==> flow/design.v <==
module controle (
	input halt,
	input reset,
	input clock,
	input[3:0] msb_ireg,
	output reg hlt,
	output reg pc_inc,
	output reg pc_out,
	output reg jump,
	output reg acc_in,
	output reg acc_out,
	output reg alu_out,
	output reg add_sub,
	output reg alu_1,
	output reg alu_0,
	output reg xor_not,
	output reg mar_in,
	output reg ram_in,
	output reg ram_out,
	output reg br_in,
	output reg ir_in,
	output reg ir_out,
	output reg opr_in,
	output reg[2:0] step = 3'b0,
	output reg[7:0] instrucao = {msb_ireg, step}
	);
	always @ (posedge clock) begin
		if(reset) step <= 000;
		if(!halt) begin
			if(step == 101) step <= 000;  
			hlt <= 0; pc_inc <= 0; pc_out <= 0; jump <= 0; acc_in <= 0; acc_out <= 0; alu_out <= 0; add_sub <= 0; alu_0 <= 0; alu_1 <= 0;
			xor_not <= 0; mar_in <= 0; ram_in <= 0; ram_out <= 0; br_in <= 0; ir_in <= 0; ir_out <= 0; opr_in <= 0;
			if(step == 000) 	begin pc_out <= 1; mar_in <= 1; end
			if(step == 001) 	begin pc_inc <= 1; ram_out <= 1; ir_in <= 1; end
			if(instrucao == 0001010)	begin mar_in <= 1; ir_out <= 1; end
			if(instrucao == 0001011)   begin ram_out <= 1; acc_in <= 1; end
			if(instrucao == 0010010)   begin ir_out <= 1; acc_in <= 1; end
			if(instrucao == 0011010)   begin mar_in <= 1; ir_out <= 1; end
			if(instrucao == 0011011)   begin ram_in <= 1; acc_out <= 1; end
			if(instrucao == 0100010)   begin mar_in <= 1; ir_out <= 1; end
			if(instrucao == 0100011)   begin ram_out <= 1; br_in <= 1; end
			if(instrucao == 0100100)   begin acc_in <= 1; alu_out <= 1; end
			if(instrucao == 0101010)   begin mar_in <= 1; ir_out <= 1; end
			if(instrucao == 0101011)   begin ram_out <= 1; br_in <= 1; end
			if(instrucao == 0101100)   begin acc_in <= 1; add_sub <= 1; alu_out <= 1; end
			if(instrucao == 0110010)	begin mar_in <= 1; ir_out <= 1; end
			if(instrucao == 0110011)   begin ram_out <= 1; br_in <= 1;	 end
			if(instrucao == 0110100)   begin acc_in <= 1; alu_0 <= 1; alu_out <= 1;  end
			if(instrucao == 0111010)   begin mar_in <= 1; ir_out <= 1; end
			if(instrucao == 0111011)   begin ram_out <= 1; br_in <= 1; end
			if(instrucao == 0111100)   begin acc_in <= 1; alu_1 <= 1; alu_out <= 1; end
			if(instrucao == 1000010)   begin mar_in <= 1; ir_out <= 1; end
			if(instrucao == 1000011)   begin ram_out <= 1; br_in <= 1; end
			if(instrucao == 1000100)   begin acc_in <= 1; alu_1 <= 1; alu_0 <= 1; alu_out <= 1; end
			if(instrucao == 1001010)   begin acc_in <= 1; alu_1 <= 1; alu_0 <= 1; xor_not <= 1; end
			if(instrucao == 1010010)   begin jump <= 1; ir_out <= 1; end
			if(instrucao == 1110010)   begin acc_out <= 1; opr_in <= 1; end
			step <= step + 1;
		end
	end
endmodule 
## Tool chain data of controle

The steps from the RTL of controle to its reports follow in flow order.
Line numbers count from 1 in the design file above.
Operators carry their Yosys type and port widths (W data, S select, Z words).
Cell names lack the library's common part.
Not given: n/a

| set-up | value |
|---|---|
| top | controle |
| clock port | clock |
| standard-cell library | sky130hd |
| library corner | tt_025C_1v80 |

## Elaborated design

Counts by Yosys on the flattened word-level netlist (proc, flatten, opt, wreduce; memories kept). Register bits leave out memories and registers merged into their read ports (data or address). Print and check cells are left out. Cells with the same type and inputs are merged into one.

| word-level totals | value |
|---|---|
| output and inout port bits | 29 |
| bits in latches | 0 |
| elaborated cells | 11 |
| flip-flop bits (word level) | 5 |
| input bits | 7 |
| memory bits (read-only) | 0 |
| clocked read ports x word width | 0 |
| RAM bits | 0 |
| memory cells | 0 |

| cells by class | value |
|---|---|
| $add $sub $neg | 1 |
| shift-type cells | 0 |
| bitwise logic cells | 0 |
| $lt $le $gt $ge | 0 |
| divide/modulo/power cells | 0 |
| equal/unequal tests | 2 |
| reduce/logical cells | 1 |
| multiplexer cells | 4 |
| multiply operators | 0 |

Operators by type and width:

| operator | count |
|---|---|
| $mux W3 | 2 |
| $add A3 B1 Y3 const B | 1 |
| $eq A3 B1 Y1 const B | 1 |
| $logic_not A3 Y1 | 1 |
| $ne A2 B2 Y1 const B | 1 |
| $mux W1 | 2 |

## Depth

Yosys ltp: most cells in a row. Word level: on the elaborated netlist, between registers, memories and ports. Mapped: between sequential cells and ports; inverters and the memories' decode and read muxes count.

| logic depth | value |
|---|---|
| depth after elaboration | 2 |
| ABC_AREA | 0 |
| depth in mapped cells | 3 |
| gate-level depth less buffers | 3 |

## Mapped cells and area

The flow's flattened synthesis, as Yosys stat reports it; memories are mapped. The netlist is that of the ABC_AREA named above (0 if unset); the other value can give another one.

Cells by type:

| type | count | total area (µm²) |
|---|---|---|
| buf_4 | 24 | 180.173 |
| edfxtp_1 | 5 | 150.144 |
| ha_1 | 3 | 37.536 |
| and2b_2 | 2 | 17.517 |
| inv_1 | 3 | 11.261 |
| xnor2_1 | 1 | 8.758 |
| nor2_1 | 2 | 7.507 |
| nand2b_1 | 1 | 6.256 |
| nor2b_1 | 1 | 6.256 |
| conb_1 | 1 | 3.754 |

| mapped netlist | value |
|---|---|
| flip-flops | 5 |
| area of sequential cells | 150.1 µm² |
| buffer cells | 24 |
| cell area after synthesis | 429.2 µm² |
| mapped cells | 43 |

## Worst setup path after synthesis

Source: OpenSTA report_checks on the synthesized netlist (no wires, ideal clock, input and output delay 20% of the period each), path of least setup slack; recovery checks are left aside. Register names are those of the netlist, which keeps one name where synthesis merged equal registers.

| timing path post-synthesis | value |
|---|---|
| kind | reg2reg |
| from | register step[0] |
| to | register step[2] |
| stages | 4 |
| library setup time | 0.255 ns |
| path buffers | 0 |
| clock period | 1.21 ns |
| data required time | 0.955 ns |
| slack | 0.052 ns |
| delay of the path | 1.158 ns |
| arrival time | 0.903 ns |
| launch time at the first pin | 0.000 ns |
| synthesis period reached | 1.158 ns |

"delay of the path" = arrival - input delay + setup time.
"stages": output pins that drive a net of the path, with the launching flip-flop's if there is one; two outputs of one cell count as two.
"synthesis period reached" is the clock period less the worst setup slack; recovery checks do not enter. This is arithmetic on one report: input and output delays are still those of the set period (20% each).
Between the ends stands the longest chain of elaborated cells between them, by number of cells; it is not shown to be the way that was timed. Of several equally long chains one is given.
A line is the first line of the expression or statement that the cell stems from. Yosys adds cells for indexed reads and writes and turns some case tables into memories.
A register here has more assigning lines than the two given.

| on the way, post-synthesis | value |
|---|---|
| path through | edfxtp_1 -> ha_1 -> xnor2_1 -> nor2_1 |
| cells in the longest elaborated chain | 2 |
| elaborated cells between the ends (all ways) | 2 |
| RTL lines with such cells | 2 |
| classes of those cells | add/sub: 1; mux: 1 |

Ends and longest elaborated chain, post-synthesis:

| item | RTL line | RTL |
|---|---|---|
| from (decl) | 24 | `output reg[2:0] step = 3'b0,` |
| from (assign) | 28 | `if(reset) step <= 000;` |
| from (assign) | 58 | `step <= step + 1;` |
| $add A3 B1 Y3 | 58 |  |
| $mux W3 | 29 | `if(!halt) begin` |
| to (assign) | 28 |  |
| to (assign) | 58 |  |
| to (decl) | 24 |  |

## Worst path after layout

From the final timing report of run B: the path of least setup slack in the routed layout; clock arrival at registers is part of the times.

| timing path post-layout | value |
|---|---|
| kind | reg2reg |
| from | register step[1] |
| to | register step[1] |
| stages | 5 |
| slack | -0.17 ns |
| arrival time | 1.17 ns |
| clock period | 1.03 ns |
| launch time at the first pin | 0.22 ns |
| library setup time | 0.25 ns |
| data required time | 1.00 ns |
| path buffers | 1 |

Between the ends stands the longest chain of elaborated cells between them, by number of cells; it is not shown to be the way that was timed. Of several equally long chains one is given.
A register here has more assigning lines than the two given.

| on the way, post-layout | value |
|---|---|
| path through | edfxtp_1 -> buf_6 -> inv_4 -> ha_4 -> nor2b_1 |
| cells in the longest elaborated chain | 2 |
| elaborated cells between the ends (all ways) | 2 |
| RTL lines with such cells | 2 |
| classes of those cells | add/sub: 1; mux: 1 |

Ends and longest elaborated chain, post-layout:

| item | RTL line | RTL |
|---|---|---|
| from (decl) | 24 | `output reg[2:0] step = 3'b0,` |
| from (assign) | 28 | `if(reset) step <= 000;` |
| from (assign) | 58 | `step <= step + 1;` |
| $add A3 B1 Y3 | 58 |  |
| $mux W3 | 29 | `if(!halt) begin` |
| to (assign) | 28 |  |
| to (assign) | 58 |  |
| to (decl) | 24 |  |

Appendix: measured runs

controle through Yosys and OpenROAD on sky130hd: 2 stored runs, unordered, with their settings and measured results. The constraints put input and output delay at 20% of the set period each and load the outputs with 0.01 pF.
"clock period achieved" is the run's clock period less its worst setup slack. It is reckoned from that one timing run; input and output delays stay at 20% of the period that was set.
"worst path time" = time allowed to the worst setup path (clock period - input delay - output delay, where it has them) - its slack; a late launch clock adds to it, a late capture clock takes from it.
A setting shown as -- is not set for that run.
Results: -- = not shown.

| run name | period_ns | CORE_UTILIZATION | SETUP_SLACK_MARGIN | PLACE_DENSITY_LB_ADDON | CORE_ASPECT_RATIO | CELL_PAD_IN_SITES_DETAIL_PLACEMENT | ABC_AREA | GPL_ROUTABILITY_DRIVEN | CTS_CLUSTER_SIZE | CAP_MARGIN | MIN_ROUTING_LAYER | MAX_ROUTING_LAYER | CORE_MARGIN | SLEW_MARGIN | total die area (µm²) | clock period achieved (ns) | worst setup slack after layout (ns) | worst-case hold slack (ns) | utilization after routing (%) | chip area in the Yosys report (µm²) | worst path time (ns) | worst setup path type |
|---|---|---|---|---|---|---|---|---|---|---|---|---|---|---|---|---|---|---|---|---|---|---|
| run A | 1.93 | 32 | 0.07 | 0.1 | 1.72 | 2 | 0 | 0 | 77 | 15 | met1 | met5 | 2 | 20 | -- | -- | -- | -- | -- | -- | -- | -- |
| run B | 1.03 | 40 | -- | -- | -- | -- | -- | -- | -- | 20 | -- | -- | 2 | 20 | 1,350.9 | 1.199 | -0.169 | 0.412 | 52.2 | 429.2 | 1.20 | reg2reg |

Run A: no final report: floorplanning broke off with PDN-0185
