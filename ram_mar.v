==> flow/design.v <==
module ram_mar (
	input mar_in,
	input clock,
	input reset,
	input ram_in,
	input ram_out,
	output reg[3:0] mar_addr,
	inout[7:0] bus,
	output reg[7:0] output_bus);
	reg [7:0]mem[15:0];  
	always @(posedge clock) begin
		if(reset) mar_addr <= 4'b0;
		else begin
			if(mar_in)
				mar_addr <= bus[3:0];
		end
	end
	always @(posedge clock) begin
		if(ram_in) mem[mar_addr] <= bus;  
		if(ram_out) output_bus <= mem[mar_addr]; else output_bus <= 8'bz; 
	end
	assign bus = output_bus;
endmodule
# ---- Reports on ram_mar
# The steps from the RTL of ram_mar to its reports follow in flow order.
# Lines are those of the file above, counted from 1.
# Cell names lack the library's common part.
# A cell with n/a has no value.
dict set report setup {
  top {ram_mar}
  clock_port {clock}
  library {sky130hd}
  lib_corner {tt_025C_1v80}
}

# ---- After elaboration
# Counts by Yosys on the flattened word-level netlist (proc, flatten, opt, wreduce; memories kept). Print and check cells are left out. Cells with the same type and inputs are merged into one.
# Memory sizes are those after Yosys's memory passes, which may raise the word count (mostly to a power of two), join words into wider ones and drop unused or constant bits.
dict set report op_classes {
  muxes 6
}
# operator n
set ops {}
lappend ops {{2-to-1 mux 8 bit} 2}
lappend ops {{2-to-1 mux 4 bit} 3}
lappend ops {{2-to-1 mux 1 bit} 1}
dict set report word_totals {
  regBits 12
  ram_bits 128
  clocked_rd_ports_x_width 8
  mem_count 1
  input_bits 5
  out_inout_bits 20
  wordCells 9
}
# memory size word_bits read_ports wr line_no
set mem_list {}
lappend mem_list {mem 16 8 1 1 10} ;# reg [7:0]mem[15:0];

# ---- Depth
# Depth = most cells in a row (Yosys ltp): at word level without a register or memory, in the mapped netlist without a sequential cell, where the memories' decode and read muxes count.
dict set report logic_depth {
  depth_word 2
  ABC_AREA 0
  mapped_depth 5
  depth_no_buf 3
}

# ---- Netlist
# Source: synth_stat.txt of the flow (Yosys; design flattened, memories mapped). It holds for the ABC_AREA given above (unset counts as 0); a run with the other value may have another netlist.
# The area totals of this step are shown rounded.
dict set report mapped {
  mapped_cells 254
  synth_area_um2 5426
  seqArea_um2 4164
  flip_flops 144
  n_buf 19
}
# cell_type n type_area_um2
set by_type {}
lappend by_type {edfxtp_1 128 3.84E+03}
lappend by_type {mux4_2 18 405.389}
lappend by_type {mux4_1 14 367.853}
lappend by_type {dfxtp_1 16 320.307}
lappend by_type {a22oi_1 16 120.115}
lappend by_type {buf_4 9 67.565}
lappend by_type {nor2_1 17 63.811}
lappend by_type {mux2i_1 4 40.038}
lappend by_type {buf_6 3 33.782}
lappend by_type {nand2_1 9 33.782}
lappend by_type {clkdlybuf4s25_2 3 30.029}
lappend by_type {nor3_1 4 20.019}
lappend by_type {buf_2 3 15.014}
lappend by_type {nand3b_1 2 15.014}
lappend by_type {nand2b_1 2 12.512}
lappend by_type {or3b_2 1 8.758}
lappend by_type {and2b_1 1 7.507}
lappend by_type {and2_1 1 6.256}
# Not listed: further types 3, cells in them 3.

# ---- Worst setup path after synthesis
# Source: OpenSTA report_checks on the synthesized netlist (no wires, ideal clock, input and output delay 20% of the period each), path of least setup slack; recovery checks are left aside. Register names are those of the netlist, which keeps one name where synthesis merged equal registers.
dict set report synth_path {
  path_kind {input port to flip-flop}
  startpoint {in ram_in}
  endpoint {mem mem[0][0]}
  period_ns 2.69
  input_delay_ns 0.538
  setup_time_ns 0.383
  t_first_pin_ns 0.538
  arrival_ns 1.622
  required_ns 2.307
  path_slack_ns 0.684
  delay_ns 1.467
  stages 2
  n_path_buf 0
  synth_period_reached_ns 2.006
}
# "delay_ns" is the arrival time less input delay plus setup time.
# "stages": output pins that drive a net of the path, with the launching flip-flop's if there is one; two outputs of one cell count as two.
# "synth_period_reached_ns" is the clock period less the worst setup slack; recovery checks do not enter. This is arithmetic on one report: input and output delays are still those of the set period (20% each).
# The rows between start and end are the longest chain of elaborated cells between them; the timing report does not say that the signal goes this way. Where chains are equally long, one stands for them.
# Each line given opens the expression or statement behind the cell; cells for indexed reads and writes are added by Yosys, which also makes memories of some case tables.
# The path ends at the enable pin of a flip-flop; only ways to that pin are counted.
dict set report synth_via {
  path_cell_list {or3b_2 -> nor3_1}
  elab_chain_cells 1
  cone_cells 2
  lines_between 1
  cone_classes {2 x mux}
}
# element line_no
set synth_lines {}
lappend synth_lines {{start, declared} 5} ;# input ram_in,
lappend synth_lines {{2-to-1 mux 4 bit} 19} ;# if(ram_in) mem[mar_addr] <= bus;
lappend synth_lines {{end, declared} 10} ;# reg [7:0]mem[15:0];

# ---- Timing after layout
# Path of least setup slack in the final report of flow run 2 (OpenROAD, finished layout, wires in). Where an end is a register, its clock arrival counts in the times.
dict set report layout_path {
  path_kind {flip-flop to output port}
  startpoint {reg mar_addr[0]}
  endpoint {out mar_addr[0]}
  period_ns 1.96
  out_delay_ns 0.39
  t_first_pin_ns 0.41
  arrival_ns 1.41
  required_ns 1.57
  path_slack_ns 0.16
  stages 2
  n_path_buf 1
}
dict set report layout_via {
  path_cell_list {dfxtp_1 -> clkdlybuf4s50_1}
  elab_chain_cells 0
  cone_cells 0
  lines_between 0
}
# element line_no
set layout_lines {}
lappend layout_lines {{start, declared} 7} ;# output reg[3:0] mar_addr,
lappend layout_lines {{start, assigned} 12} ;# if(reset) mar_addr <= 4'b0;
lappend layout_lines {{start, assigned} 15} ;# mar_addr <= bus[3:0];
lappend layout_lines {{end, declared} 7}

; Measured data: module ram_mar, platform sky130hd, 2 stored runs of the flow under differing settings, order arbitrary. Input and output delays are each 20% of the period that was set; the output load is 0.01 pF.
; "clock_period_reached_ns" means the clock period less the worst setup slack. The figure is calculated, with input and output delays left at 20% of the set period.
; By "timing.worst_path_ns" is meant the share of the clock period that the worst setup path is allowed (20% is reserved at inputs, 20% at outputs), minus its slack. Clock arrival times at its registers enter into it.
; "power_total_w" is the tool's figure for a default switching activity; nothing was simulated.
; The results are shown rounded.

[flow run 1: settings]
period_ns = 1.54
CORE_UTILIZATION = 70
PLACE_DENSITY_LB_ADDON = 0.02
CORE_MARGIN = 3
CELL_PAD_IN_SITES_GLOBAL_PLACEMENT = 2
ABC_AREA = 1
GPL_ROUTABILITY_DRIVEN = 0
CTS_CLUSTER_SIZE = 65
CTS_CLUSTER_DIAMETER = 75
CAP_MARGIN = 15
MAX_ROUTING_LAYER = met5
SLEW_MARGIN = 20
[flow run 1: results]
outcome = not finished: placement ended with error FLW-0024

[flow run 2: settings]
period_ns = 1.96
CORE_UTILIZATION = 41
CAP_MARGIN = 20
CORE_MARGIN = 2
SLEW_MARGIN = 20
[flow run 2: results]
synthesis_area_um2 = 5426
power_total_w = 0.00912
timing.worst_path_ns = 1.41
critical_path_kind = flip-flop to output port
clock_period_reached_ns = 1.799
post_route_stdcell_area_um2 = 6549
ws_hold_ns = 0.075
final_setup_tns_ns = 0.000
utilization_pct = 50.0
ws_setup_ns = 0.161
total_die_area_um2 = 14170
